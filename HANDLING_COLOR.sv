==> flow/design.v <==
module HANDLING_COLOR (
    input wire          clk,
    input wire          rst_n,
    input wire [15:0]   clear_data,
    input wire [15:0]   red_data,
    input wire [15:0]   green_data,
    input wire [15:0]   blue_data,
    input wire          data_valid,
    output reg          BLUE,
    output reg          GREEN,
    output reg          RED,
    output reg          WHITE
);
localparam RED_DOMINANT   = 70;    
localparam GREEN_DOMINANT = 70;    
localparam BLUE_DOMINANT  = 70;    
localparam COLOR_THRESH   = 30;    
localparam CLEAR_MIN      = 16'h0030;  
wire [15:0] red_ratio   = (red_data   * 100) / (clear_data + 1);
wire [15:0] green_ratio = (green_data * 100) / (clear_data + 1);
wire [15:0] blue_ratio  = (blue_data  * 100) / (clear_data + 1);
always @(posedge clk or negedge rst_n) begin
    if (~rst_n) begin
        RED     <= 0;
        GREEN   <= 0;
        BLUE    <= 0;
        WHITE   <= 0;
    end else if (data_valid) begin
        RED     <= 0;
        GREEN   <= 0;
        BLUE    <= 0;
        WHITE   <= 0;
		if  (blue_data == green_data && green_data > red_data)
		    BLUE    <= 1;
		else if (green_data > red_data && red_data > blue_data)
		    GREEN   <= 1;
		else if (red_data > green_data && green_data > blue_data)
		    RED     <= 1;
		else
		    WHITE   <= 1;
        end
    end
endmodule
Step by step through the tools: HANDLING_COLOR

The steps from the RTL of HANDLING_COLOR to its reports follow in flow order.
Line numbers count from 1 in the design file above.
Library cell names are shortened.
A cell with -- has no value.

Top: HANDLING_COLOR
Clock port: clk
Cell library: sky130hd
Corner: tt_025C_1v80

Elaborated design

Yosys after proc, flatten, opt, wreduce and memory -nomap, before mapping. Enables and synchronous resets that opt folds into registers are not counted as muxes. Memory bits, and registers merged into a memory's read port (data or address), are not among the register bits. Print and check cells are not counted. Equal cells are merged and count once.

Reductions and logical operators: 3
Equality and inequality tests: 1
Multiplexer cells: 9
Order comparisons: 4

Operators by type and width:

| operator            | count |
| 16-bit > comparator | 4 |
| 16-bit == test      | 1 |
| 1-bit 2-to-1 mux    | 9 |
| 1-bit logical AND   | 3 |

Word-level cells: 21
Flip-flop bits (word level): 4
Output and inout bits: 4
Bits of input ports: 67

Depth

Depth = most cells in a row (Yosys ltp): at word level without a register or memory, in the mapped netlist without a sequential cell, where the memories' decode and read muxes count.

Word-level depth: 5
ABC_AREA: 0
Depth in mapped cells: 8
Depth with buffers taken out: 8

Synthesis result

Source: synth_stat.txt of the flow (Yosys; design flattened, memories mapped). It holds for the ABC_AREA given above (unset counts as 0); a run with the other value may have another netlist.
Totals and module areas in this step are rounded.

Buffers: 0
Mapped area: 1304 um^2
Cell count: 168
Sequential part of the area: 100.1 um^2
Flip-flops: 4

Cell types:

| cell      | count | total area (um^2) |
| ha_1      | 48    | 600.576 |
| inv_1     | 36    | 135.13 |
| dfrtp_1   | 4     | 100.096 |
| a21oi_1   | 18    | 90.086 |
| nand4_1   | 8     | 50.048 |
| nand2_1   | 13    | 48.797 |
| a21o_1    | 5     | 37.536 |
| o21ai_0   | 7     | 35.034 |
| a211oi_1  | 3     | 22.522 |
| nand3_1   | 3     | 15.014 |
| nor2b_1   | 2     | 12.512 |
| and4_4    | 1     | 11.261 |
| mux2_2    | 1     | 11.261 |
| nor2_1    | 3     | 11.261 |
| or4_4     | 1     | 11.261 |
| a2111oi_1 | 1     | 10.01 |
| a221o_1   | 1     | 10.01 |
| a311o_1   | 1     | 10.01 |

Not listed: further types 11, cells in them 12.

Worst setup path after synthesis

OpenSTA on the mapped netlist: ideal clock, no wires. The path of least setup slack (recovery checks aside). Input and output delay are each 20% of the period. Register names are those of the netlist, which keeps one name where synthesis merged equal registers.

Kind: in2reg
Start: in green_data[1]
End: reg RED
Path buffers: 0
External input delay: 0.906 ns
Path delay: 1.693 ns
Setup time: 0.125 ns
Required time: 4.405 ns
Stages: 8
Path slack: 1.932 ns
Time at the first pin: 0.906 ns
Period: 4.53 ns
Arrival: 2.474 ns
Synthesis period reached: 2.598 ns

"path delay" is the arrival time less input delay plus setup time.
"stages": output pins that drive a net of the path, with the launching flip-flop's if there is one; two outputs of one cell count as two.
"synthesis period reached" = period - worst setup slack (recovery checks aside). The figure is calculated, with input and output delays left at 20% of the set period.
The rows between start and end are the longest chain of elaborated cells between them; the timing report does not say that the signal goes this way. Where chains are equally long, one stands for them.
Each line given opens the expression or statement behind the cell; cells for indexed reads and writes are added by Yosys, which also makes memories of some case tables.
At most two assigning lines are given for a register; there are more.

Path through: inv_1 ha_1 nor2b_1 o211ai_1 a2111oi_1 or4_4 and4_4 mux2_2
Length of the longest elaborated chain: 5
Elaborated cells on any way between the ends: 10
Classes of those cells: compare (3); eq/ne (1); mux (3); reduce/logical (3)

RTL lines, path after synthesis:

| element             | RTL line | RTL |
| start: declaration  | 6        | `input wire [15:0]   green_data,` |
| 16-bit > comparator | 37       | `else if (red_data > green_data && green_data > blue_data)` |
| 1-bit logical AND   | 37       |  |
| 1-bit 2-to-1 mux    | 37       |  |
| 1-bit 2-to-1 mux    | 35       | `else if (green_data > red_data && red_data > blue_data)` |
| 1-bit 2-to-1 mux    | 33       | `if (blue_data == green_data && green_data > red_data)` |
| end: assignment     | 29       | `RED     <= 0;` |
| end: assignment     | 38       | `RED <= 1;` |
| end: declaration    | 11       | `output reg          RED,` |

Path in the finished layout

From the final timing report of run A: the path of least setup slack in the routed layout; clock arrival at registers is part of the times.

Kind: in2reg
Start: in red_data[10]
End: reg RED
Required time: 2.55 ns
Time at the first pin: 0.49 ns
Path slack: 0.01 ns
Period: 2.45 ns
External input delay: 0.49 ns
Arrival: 2.54 ns
Stages: 7
Setup time: 0.12 ns
Path buffers: 1

The rows between start and end are the longest chain of elaborated cells between them; the timing report does not say that the signal goes this way. Where chains are equally long, one stands for them.
At most two assigning lines are given for a register; there are more.

Path through: clkdlybuf4s50_1 ha_4 nand4_1 a211oi_2 or4_4 and4_4 mux2_4
Length of the longest elaborated chain: 5
Elaborated cells on any way between the ends: 9
Classes of those cells: compare (3); mux (3); reduce/logical (3)

RTL lines, path post-layout:

| element             | RTL line | RTL |
| start: declaration  | 5        | `input wire [15:0]   red_data,` |
| 16-bit > comparator | 37       | `else if (red_data > green_data && green_data > blue_data)` |
| 1-bit logical AND   | 37       |  |
| 1-bit 2-to-1 mux    | 37       |  |
| 1-bit 2-to-1 mux    | 35       | `else if (green_data > red_data && red_data > blue_data)` |
| 1-bit 2-to-1 mux    | 33       | `if (blue_data == green_data && green_data > red_data)` |
| end: assignment     | 29       | `RED     <= 0;` |
| end: assignment     | 38       | `RED <= 1;` |
| end: declaration    | 11       | `output reg          RED,` |

# Flow runs of HANDLING_COLOR

Stored flow runs of HANDLING_COLOR (2 of them; Yosys, OpenROAD, sky130hd). They differ in their settings and are not a sequence. Constraints: input delay and output delay 20% of the set period each, output load 0.01 pF.
"clock period achieved" means the clock period less the worst setup slack. The figure is calculated, with input and output delays left at 20% of the set period.
"time used up by the worst setup path": the worst setup path's part of the clock period (all of it between registers, 20% less for each end at a port) less its slack. A launch clock that arrives late makes it longer, a capture clock that arrives late makes it shorter.
By "total design power" is meant OpenSTA's value without simulated activity: inputs other than the clock are taken to toggle once in ten clock periods, and the tool carries that through the logic.
The results are shown rounded.
Among the settings, - means not set for that run.
Among the results, - means that no value is shown for the run.

| name                                          | run A  | run B |
| period_ns                                     | 2.45   | 1.6   |
| CORE_UTILIZATION                              | 20     | 54    |
| PLACE_DENSITY                                 | 0.68   | -     |
| CORE_ASPECT_RATIO                             | 0.9    | 0.99  |
| CELL_PAD_IN_SITES_DETAIL_PLACEMENT            | 2      | -     |
| TNS_END_PERCENT                               | 15     | -     |
| CTS_CLUSTER_SIZE                              | 34     | -     |
| CTS_CLUSTER_DIAMETER                          | 39     | 356   |
| CAP_MARGIN                                    | 20     | 20    |
| CORE_MARGIN                                   | 2      | 2     |
| SLEW_MARGIN                                   | 20     | 25    |
| SETUP_SLACK_MARGIN                            | -      | 0.18  |
| PLACE_DENSITY_LB_ADDON                        | -      | 0.22  |
| CELL_PAD_IN_SITES_GLOBAL_PLACEMENT            | -      | 3     |
| GPL_ROUTABILITY_DRIVEN                        | -      | 0     |
| MIN_ROUTING_LAYER                             | -      | met1  |
| MAX_ROUTING_LAYER                             | -      | met5  |
| final setup TNS (ns)                          | 0.000  | -     |
| clock period achieved (ns)                    | 2.444  | -     |
| worst slack on setup checks (ns)              | 0.006  | -     |
| total design power (uW)                       | 628.4  | -     |
| standard-cell area of the final layout (um^2) | 2496   | -     |
| die outline area (um^2)                       | 7181   | -     |
| post-layout utilization (%)                   | 40.2   | -     |
| time used up by the worst setup path (ns)     | 1.95   | -     |
| critical path type                            | in2reg | -     |
| netlist area reported by Yosys (um^2)         | 1304   | -     |

Run B: stopped before the end: placement reported FLW-0024
